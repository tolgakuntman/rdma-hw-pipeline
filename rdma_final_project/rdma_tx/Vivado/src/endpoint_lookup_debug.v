==> flow/design.v <==
`timescale 1ns / 1ps
module endpoint_lookup_debug (
    input  wire         clk,
    input  wire         rstn,
    input  wire [31:0]  dst_ip,         
    input  wire         lookup_valid,
    output reg          lookup_ready,
    output reg          lookup_done,
    output reg          lookup_hit,
    output reg          lookup_error,
    output reg [47:0]   dst_mac,
    output reg [47:0]   src_mac,
    output reg          bram_en,
    output reg [3:0]    bram_we,        
    output reg [31:0]   bram_addr,
    output reg [31:0]   bram_din,       
    input  wire [31:0]  bram_dout
);
    localparam [2:0] S_IDLE       = 3'd0;
    localparam [2:0] S_READ_SRC_L = 3'd1;
    localparam [2:0] S_READ_SRC_H = 3'd2;
    localparam [2:0] S_READ_DST_L = 3'd3;
    localparam [2:0] S_READ_DST_H = 3'd4;
    localparam [2:0] S_DONE       = 3'd5;
    reg [2:0] state;
    reg [31:0] src_mac_low;
    reg [31:0] dst_mac_low;
    always @(posedge clk) begin
        if (!rstn) begin
            state        <= S_IDLE;
            lookup_ready <= 1'b0;
            lookup_done  <= 1'b0;
            lookup_hit   <= 1'b0;
            lookup_error <= 1'b0;
            dst_mac      <= 48'h0;
            src_mac      <= 48'h0;
            bram_en      <= 1'b0;
            bram_we      <= 4'b0000;
            bram_addr    <= 32'b0;
            bram_din     <= 32'b0;
        end else begin
            lookup_done <= 1'b0;
            bram_en     <= 1'b0;  
            bram_we     <= 4'b0;  
            case (state)
                S_IDLE: begin
                    lookup_ready <= 1'b1;
                    if (lookup_valid) begin
                        lookup_ready <= 1'b0;
                        bram_en   <= 1'b1;
                        bram_addr <= 32'd0; 
                        state     <= S_READ_SRC_L;
                    end
                end
                S_READ_SRC_L: begin
                    bram_en   <= 1'b1;
                    bram_addr <= 32'd4;
                    state     <= S_READ_SRC_H;
                end
                S_READ_SRC_H: begin
                    src_mac_low <= bram_dout;
                    bram_en   <= 1'b1;
                    bram_addr <= 32'd8;
                    state     <= S_READ_DST_L;
                end
                S_READ_DST_L: begin
                    src_mac <= {bram_dout[15:0], src_mac_low};
                    bram_en   <= 1'b1;
                    bram_addr <= 32'd12;
                    state     <= S_READ_DST_H;
                end
                S_READ_DST_H: begin
                    dst_mac_low <= bram_dout;
                    state <= S_DONE;
                end
                S_DONE: begin
                    dst_mac <= {bram_dout[15:0], dst_mac_low};
                    lookup_done  <= 1'b1;
                    lookup_hit   <= 1'b1;  
                    lookup_error <= 1'b0;
                    state <= S_IDLE;
                end
                default: state <= S_IDLE;
            endcase
        end
    end
endmodule
* Step by step through the tools: endpoint_lookup_debug
Tool output for the design above, in the order of the flow.
Lines are those of the file above, counted from 1.
Library cell names are shortened.
A cell with n/a has no value.
- Top module :: endpoint_lookup_debug
- Clock input :: clk
- Cell library :: sky130hd
- Library corner :: tt_025C_1v80

* Word level
Source: Yosys, flattened and elaborated, memories not mapped. Widths are those after wreduce. Registers that Yosys merges into a memory's read port (data or address) are not register bits. Print and check cells do not count. Equal cells are merged and count once.
- Input port bits :: 67
- Register bits after elaboration :: 199
- Output and inout port bits :: 169
- Reductions and logical operators :: 6
- Multiplexer cells :: 8
- Equal/unequal tests :: 6
** Operators with widths (number)
- 32-bit parallel mux with 4-bit select :: 1
- 32-bit two-way mux :: 1
- 3-bit parallel mux with 5-bit select :: 1
- 2-bit AND reduction :: 3
- 3-bit by 2-bit equality test with 1-bit output (second input constant) :: 2
- 3-bit equality test (second input constant) :: 2
- 4-bit nonzero test :: 1
- 3-bit by 1-bit equality test with 1-bit output (second input constant) :: 1
- 3-bit logical NOT :: 1
- 3-bit OR reduction :: 1
- 3-bit two-way mux :: 1
- 1-bit two-way mux :: 3
- 2-bit inequality test (second input constant) :: 1
- 1-bit parallel mux with 2-bit select :: 1

* Longest topological paths
Depth = most cells in a row (Yosys ltp): at word level without a register or memory, in the mapped netlist without a sequential cell, where the memories' decode and read muxes count.
- Word-level depth :: 3
- ABC_AREA :: 0
- Depth in mapped cells :: 5
- Gate-level depth less buffers :: 3

* Netlist
Yosys stat after the flow's synthesis: flattened, memories mapped to cells. It holds for the ABC_AREA given above (unset counts as 0); a run with the other value may have another netlist.
** Cell types
- dfxtp_1 :: number 108, total area 2.16E+03 um2
- edfxtp_1 :: number 64, total area 1.92E+03 um2
- mux2i_1 :: number 96, total area 960.922 um2
- buf_4 :: number 75, total area 563.04 um2
- nor2_1 :: number 104, total area 390.374 um2
- buf_2 :: number 9, total area 45.043 um2
- buf_12 :: number 1, total area 20.019 um2
- and2_1 :: number 3, total area 18.768 um2
- o221ai_1 :: number 2, total area 17.517 um2
- a21boi_0 :: number 2, total area 15.014 um2
- buf_8 :: number 1, total area 15.014 um2
- buf_6 :: number 1, total area 11.261 um2
- clkbuf_1 :: number 3, total area 11.261 um2
- inv_1 :: number 3, total area 11.261 um2
- nand3_1 :: number 2, total area 10.01 um2
- a211o_1 :: number 1, total area 8.758 um2
- nand2_1 :: number 2, total area 7.507 um2
- a31oi_1 :: number 1, total area 6.256 um2
Other cell types: 5; their cells: 5.
- Chip area (Yosys) :: 6221.0 um2
- Mapped flip-flops :: 172
- Buffer cells :: 90
- Area of sequential cells :: 4083.9 um2
- Cells in the netlist :: 483

* Timing after synthesis
OpenSTA on the mapped netlist: ideal clock, no wires. The path of least setup slack (recovery checks aside). Input and output delay are each 20% of the period. Register names are those of the netlist, which keeps one name where synthesis merged equal registers.
- Path kind :: in2reg
- Start :: input port rstn
- End :: register src_mac_low[0]
- Period :: 4080 ps
- Buffers on the path :: 2
- Driving pins on the path :: 4
- Setup time :: 422 ps
- Arrival :: 2541 ps
- Delay of the path :: 2147 ps
- Path slack :: 1117 ps
- Launch time at the first pin :: 816 ps
- Synthesis period reached :: 2963 ps
"delay of the path" is the arrival time less input delay plus setup time.
"driving pins on the path" counts driving pins, that of a launching flip-flop among them; a cell with two outputs on the path counts twice.
"synthesis period reached" = period - worst setup slack (recovery checks aside). The figure is calculated, with input and output delays left at 20% of the set period.
Between the ends stands the longest chain of elaborated cells between them, by number of cells; it is not shown to be the way that was timed. Of several equally long chains one is given.
Each line given opens the expression or statement behind the cell; cells for indexed reads and writes are added by Yosys, which also makes memories of some case tables.
- Cell sequence :: inv_2 buf_2 buf_2 nor2_1
- Length of the longest elaborated chain :: 1
- Elaborated cells between the ends (all ways) :: 1
- RTL lines with such cells :: 0
- Classes of those cells :: reduce/logical: 1
** Ends and longest elaborated chain, after synthesis
- from (decl) :: RTL line 4 : input  wire         rstn,
- 2-bit AND reduction
- to (assign) :: RTL line 61 : src_mac_low <= bram_dout;
- to (decl) :: RTL line 26 : reg [31:0] src_mac_low;

* Worst path after layout
From the final timing report of flow run B: the path of least setup slack in the routed layout; clock arrival at registers is part of the times.
The path's times are printed in steps of 10 ps; the period is the one set.
- Path kind :: reg2out
- Start :: register src_mac[5]
- End :: output port src_mac[5]
- Launch time at the first pin :: 420 ps
- Period :: 2050 ps
- Buffers on the path :: 1
- Driving pins on the path :: 2
- Path slack :: 300 ps
- Arrival :: 1340 ps
- Cell sequence :: dfxtp_1 clkdlybuf4s50_1
- Length of the longest elaborated chain :: 0
- Elaborated cells between the ends (all ways) :: 0
- RTL lines with such cells :: 0
** Ends and longest elaborated chain, after layout
- from (decl) :: RTL line 12 : output reg [47:0]   src_mac,
- from (assign) :: RTL line 36 : src_mac      <= 48'h0;
- from (assign) :: RTL line 67 : src_mac <= {bram_dout[15:0], src_mac_low};
- to (decl) :: RTL line 12

Hand-over note for endpoint_lookup_debug

Below are 2 stored runs of the flow (Yosys, OpenROAD; platform sky130hd) on endpoint_lookup_debug, each with its settings and what was measured, unordered. Constraints: input delay and output delay 20% of the set period each, output load 0.01 pF.
"critical setup path time" = time allowed to the worst setup path (clock period - input delay - output delay, where it has them) - its slack; a late launch clock adds to it, a late capture clock takes from it.
"total power of the final layout": no workload was simulated; the value follows from the tool's default switching activity.
"critical setup path time" is given in steps of 10 ps.

** Flow run A
- Settings :: period_ns=1.58; CORE_UTILIZATION=68; SETUP_SLACK_MARGIN=0.46; PLACE_DENSITY=0.9; CORE_MARGIN=10; CELL_PAD_IN_SITES_GLOBAL_PLACEMENT=0; TNS_END_PERCENT=80; ABC_AREA=0; GPL_TIMING_DRIVEN=0; CTS_CLUSTER_SIZE=88; CAP_MARGIN=30; SLEW_MARGIN=30; MIN_ROUTING_LAYER=met2
- Outcome :: no results, clock tree synthesis failed with DPL-0038

** Flow run B
- Settings :: period_ns=2.05; CORE_UTILIZATION=40; PLACE_DENSITY_LB_ADDON=0.1; CORE_MARGIN=2; CELL_PAD_IN_SITES_DETAIL_PLACEMENT=0; GPL_ROUTABILITY_DRIVEN=1; CAP_MARGIN=15; MIN_ROUTING_LAYER=met1; SLEW_MARGIN=20
- Yosys chip area after synthesis :: 6,221.0 um2
- Total negative setup slack :: 0 ps
- Worst slack on setup checks :: 300 ps
- Utilization of the finished layout :: 0.532
- Total die area :: 16,566.3 um2
- Total power of the final layout :: 6,824 uW
- Critical setup path time :: 1,340 ps
- Kind of the worst setup path :: reg2out

End of note.
