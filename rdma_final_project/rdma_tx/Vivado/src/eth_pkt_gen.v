==> flow/design.v <==
module eth_pkt_gen#(
    parameter MAC_ADDR = 48'h00_0A_35_01_02_03
)(
    input  wire         aclk,
    input  wire         aresetn,
    input  wire [31:0]  s_axis_tdata,
    input  wire [3:0]   s_axis_tkeep,
    input  wire         s_axis_tvalid,
    input  wire         s_axis_tlast,
    output wire         s_axis_tready,
    output wire  [31:0] m_axis_tdata,
    output wire  [3:0]  m_axis_tkeep,
    output wire         m_axis_tvalid,
    output wire         m_axis_tlast,
    input  wire         m_axis_tready,
    output wire  [31:0] m_axis_txc_data,
    output wire  [3:0]  m_axis_txc_keep,
    output wire         m_axis_txc_valid,
    output wire         m_axis_txc_last,
    input  wire         m_axis_txc_ready
);
    localparam IDLE         = 2'b00;
    localparam SEND_CONFIG  = 2'b01;
    localparam STREAM_DATA  = 2'b10;
    reg [1:0]   rFSMcurr, wFSMnext;
    reg [2:0]   config_count;   
    always @(posedge aclk) begin
        if (!aresetn) rFSMcurr <= IDLE;
        else          rFSMcurr <= wFSMnext;
    end
    always @(*) begin
        wFSMnext = rFSMcurr;
        case (rFSMcurr)
            IDLE: begin
                if (s_axis_tvalid)
                    wFSMnext = SEND_CONFIG;
            end
            SEND_CONFIG: begin
                if (m_axis_txc_ready && (config_count == 3'd5))
                    wFSMnext = STREAM_DATA;
            end
            STREAM_DATA: begin
                if (m_axis_tvalid && m_axis_tready && m_axis_tlast)
                    wFSMnext = IDLE;
            end
            default: wFSMnext = IDLE;
        endcase
    end
    assign m_axis_txc_valid = (rFSMcurr == SEND_CONFIG);
    assign m_axis_txc_last  = (rFSMcurr == SEND_CONFIG) && (config_count == 3'd5);
    assign m_axis_txc_keep  = 4'hF;
    reg [31:0] mux_txc_data;
    always @(*) begin
        case(config_count)
            3'd0: mux_txc_data = 32'hA0000000;  
            default: mux_txc_data = 32'h00000000;
        endcase
    end
    assign m_axis_txc_data = mux_txc_data;
    always @(posedge aclk) begin
        if (!aresetn) begin
            config_count <= 3'd0;
        end else begin
            if (rFSMcurr == IDLE) begin
                config_count <= 3'd0;
            end
            else if (rFSMcurr == SEND_CONFIG) begin
                if (m_axis_txc_valid && m_axis_txc_ready) begin
                    if (config_count == 3'd5) config_count <= 3'd0;
                    else config_count <= config_count + 1'b1;
                end
            end
        end
    end
    assign m_axis_tdata  = s_axis_tdata;
    assign m_axis_tkeep  = s_axis_tkeep;
    assign m_axis_tlast  = s_axis_tlast;
    assign m_axis_tvalid = (rFSMcurr == STREAM_DATA) ? s_axis_tvalid : 1'b0;
    assign s_axis_tready = (rFSMcurr == STREAM_DATA) ? m_axis_tready : 1'b0;
endmodule
[Reports on eth_pkt_gen]
What the tools print for eth_pkt_gen, step after step.
Line numbers count from 1 in the design file above.
Operators carry their Yosys type and port widths (W data, S select, Z words).
Cell names lack the library's common part.
The mark -- stands for no value.
Set-up
  design top: eth_pkt_gen
  clock port: aclk
  cell library: sky130hd
  corner: tt_025C_1v80

[Elaborated design]
Yosys after proc, flatten, opt, wreduce and memory -nomap, before mapping. Memory bits, and registers merged into a memory's read port (data or address), are not among the register bits. Print and check cells are not counted. Equal cells are merged and count once.
Word-level totals
  register bits after elaboration: 5
  bits of input ports: 42
  output and inout port bits: 77
  word-level cells: 28
Operators by class
  add/subtract/negate cells: 1
  eq/ne operators: 6
  mux-type cells: 8
  bitwise operators: 1
  reduce/logical cells: 10
Operators by type and width (number)
  $mux W32: 1
  $pmux W2 S3: 1
  $mux W2: 3
  $logic_and A1 B1 Y1: 5
  $ne A2 B2 Y1 const B: 2
  $add A3 B1 Y3 const B: 1
  $eq A3 B3 Y1 const B: 1
  $logic_not A3 Y1: 1
  $reduce_and A3 Y1: 1
  $mux W3: 1
  $eq A2 B1 Y1 const B: 1
  $ne A2 B1 Y1 const B: 1
  $eq A2 B2 Y1 const B: 1
  $logic_not A2 Y1: 1
  $reduce_and A2 Y1: 1
  $reduce_or A2 Y1: 1
  $mux W1: 2
  $not A1 Y1: 1

[Depth]
Depth = most cells in a row (Yosys ltp): at word level without a register or memory, in the mapped netlist without a sequential cell, where the memories' decode and read muxes count.
Depth
  depth in word-level cells: 6
  ABC_AREA: 1
  depth in mapped cells: 5
  gate-level depth less buffers: 5

[Synthesis result]
Source: synth_stat.txt of the flow (Yosys; design flattened, memories mapped). It holds for the ABC_AREA given above (unset counts as 0); a run with the other value may have another netlist.
Synthesis totals
  cell count: 121
  cell area after synthesis: 852.1 um^2
  sequential part of the area: 120.1 um^2
  flip-flop cells: 6
  buffer cells: 72
Cells by type
  buf_4: number 72, total area 540.518 um^2
  dfxtp_1: number 6, total area 120.115 um^2
  inv_1: number 10, total area 37.536 um^2
  nor2_1: number 9, total area 33.782 um^2
  nand2_1: number 8, total area 30.029 um^2
  o21ai_0: number 5, total area 25.024 um^2
  nor2_4: number 2, total area 22.522 um^2
  a21oi_1: number 2, total area 10.01 um^2
  nand3_1: number 2, total area 10.01 um^2
  conb_1: number 2, total area 7.507 um^2
  nand2_2: number 1, total area 6.256 um^2
  nor3_1: number 1, total area 5.005 um^2
  inv_2: number 1, total area 3.754 um^2

[Path before layout]
OpenSTA on the mapped netlist: ideal clock, no wires. The path of least setup slack (recovery checks aside). Input and output delay are each 20% of the period. Register names are those of the netlist, which keeps one name where synthesis merged equal registers.
Timing after synthesis
  kind: register to output
  start point: register config_count[2]
  end point: output m_axis_txc_data[31]
  clock period: 1.53 ns
  output delay: 0.306 ns
  launch time at the first pin: 0.000 ns
  arrival: 0.891 ns
  data required time: 1.224 ns
  setup slack: 0.333 ns
  path delay: 0.891 ns
  stages: 3
  path buffers: 1
  synthesis period reached: 1.197 ns
"path delay" is the arrival time less input delay plus setup time.
At an output port there is no setup time.
"stages": output pins that drive a net of the path, with the launching flip-flop's if there is one; two outputs of one cell count as two.
"synthesis period reached" = period - worst setup slack (recovery checks aside). The figure is calculated, with input and output delays left at 20% of the set period.
The rows between start and end are the longest chain of elaborated cells between them; the timing report does not say that the signal goes this way. Where chains are equally long, one stands for them.
A line is the first line of the expression or statement that the cell stems from. Yosys adds cells for indexed reads and writes and turns some case tables into memories.
A register here has more assigning lines than the two given.
On the way, after synthesis
  cell sequence: dfxtp_1 -> nor3_1 -> buf_4
  length of the longest elaborated chain: 2
  elaborated cells on any way between the ends: 2
  source lines of those cells: 1
  classes of those cells: mux: 1; reduce/logical: 1
RTL lines, path after synthesis
  start, declared: RTL line 26  | reg [2:0]   config_count;
  start, assigned: RTL line 62  | config_count <= 3'd0;
  start, assigned: RTL line 70  | else config_count <= config_count + 1'b1;
  $logic_not A3 Y1: RTL line 54  | case(config_count)
  $mux W32: RTL line 54
  end, declared: RTL line 16  | output wire  [31:0] m_axis_txc_data,
Nets of the timed path that keep an RTL name, with a line that drives or declares them; the list need not be complete.
Named nets, after synthesis (RTL line)
  m_axis_txc_data[29]: 54

[Worst path after layout]
From the final timing report of flow run 2: the path of least setup slack in the routed layout; clock arrival at registers is part of the times.
Timing post-layout
  kind: register to output
  start point: register config_count[1]
  end point: output m_axis_txc_data[29]
  clock period: 0.879 ns
  output delay: 0.18 ns
  launch time at the first pin: 0.24 ns
  arrival: 0.92 ns
  data required time: 0.70 ns
  setup slack: -0.22 ns
  stages: 3
  path buffers: 1
The rows between start and end are the longest chain of elaborated cells between them; the timing report does not say that the signal goes this way. Where chains are equally long, one stands for them.
A register here has more assigning lines than the two given.
On the way, post-layout
  cell sequence: dfxtp_4 -> nor3_4 -> buf_2
  length of the longest elaborated chain: 2
  elaborated cells on any way between the ends: 2
  source lines of those cells: 1
  classes of those cells: mux: 1; reduce/logical: 1
RTL lines, path post-layout
  start, declared: RTL line 26  | reg [2:0]   config_count;
  start, assigned: RTL line 62  | config_count <= 3'd0;
  start, assigned: RTL line 70  | else config_count <= config_count + 1'b1;
  $logic_not A3 Y1: RTL line 54  | case(config_count)
  $mux W32: RTL line 54
  end, declared: RTL line 16  | output wire  [31:0] m_axis_txc_data,

Hand-over note for eth_pkt_gen

2 stored runs of eth_pkt_gen in the flow (synthesis by Yosys, layout by OpenROAD, sky130hd cells), in arbitrary order. Constraints: input delay and output delay 20% of the set period each, output load 0.01 pF.
"achieved clock period (ns)" is the run's clock period less its worst setup slack. It is reckoned from that one timing run; input and output delays stay at 20% of the period that was set.
"worst setup path time (ns)" is the time allowed to the run's worst setup path (the clock period less input and output delay, where it has them) less its slack. Clock arrival times count: a late capture clock shortens it, a late launch clock lengthens it.
"finish__power__total": no workload was simulated; the value follows from the tool's default switching activity.

settings of flow run 1
{
  "period_ns": 1.43,
  "CORE_UTILIZATION": 34,
  "PLACE_DENSITY_LB_ADDON": 0.02,
  "CELL_PAD_IN_SITES_GLOBAL_PLACEMENT": 2,
  "TNS_END_PERCENT": 65,
  "GPL_TIMING_DRIVEN": 0,
  "CTS_CLUSTER_DIAMETER": 264,
  "SLEW_MARGIN": 5,
  "MAX_ROUTING_LAYER": "met4",
  "CAP_MARGIN": 20,
  "CORE_MARGIN": 2
}
report of flow run 1: did not finish, place, FLW-0024

settings of flow run 2
{
  "period_ns": 0.879,
  "CORE_UTILIZATION": 51,
  "SETUP_SLACK_MARGIN": 0.13,
  "CORE_ASPECT_RATIO": 0.57,
  "ABC_AREA": 1,
  "GPL_ROUTABILITY_DRIVEN": 0,
  "CTS_CLUSTER_SIZE": 36,
  "CTS_CLUSTER_DIAMETER": 146,
  "MIN_ROUTING_LAYER": "met1",
  "CAP_MARGIN": 20,
  "CORE_MARGIN": 2,
  "SLEW_MARGIN": 20
}
report of flow run 2
yosys chip area after synthesis (um^2): 852.1
finish__design__die__area: 2026.8
finish__design__instance__area__stdcell: 724.4
finish__design__instance__utilization: 0.4499
finish__timing__setup__ws: -0.220
finish__timing__setup__tns: -1.085
finish__timing__hold__ws: 0.352
finish__power__total: 7.591e-04
achieved clock period (ns): 1.099
worst setup path time (ns): 0.92
worst setup path kind: register to output

End of note.
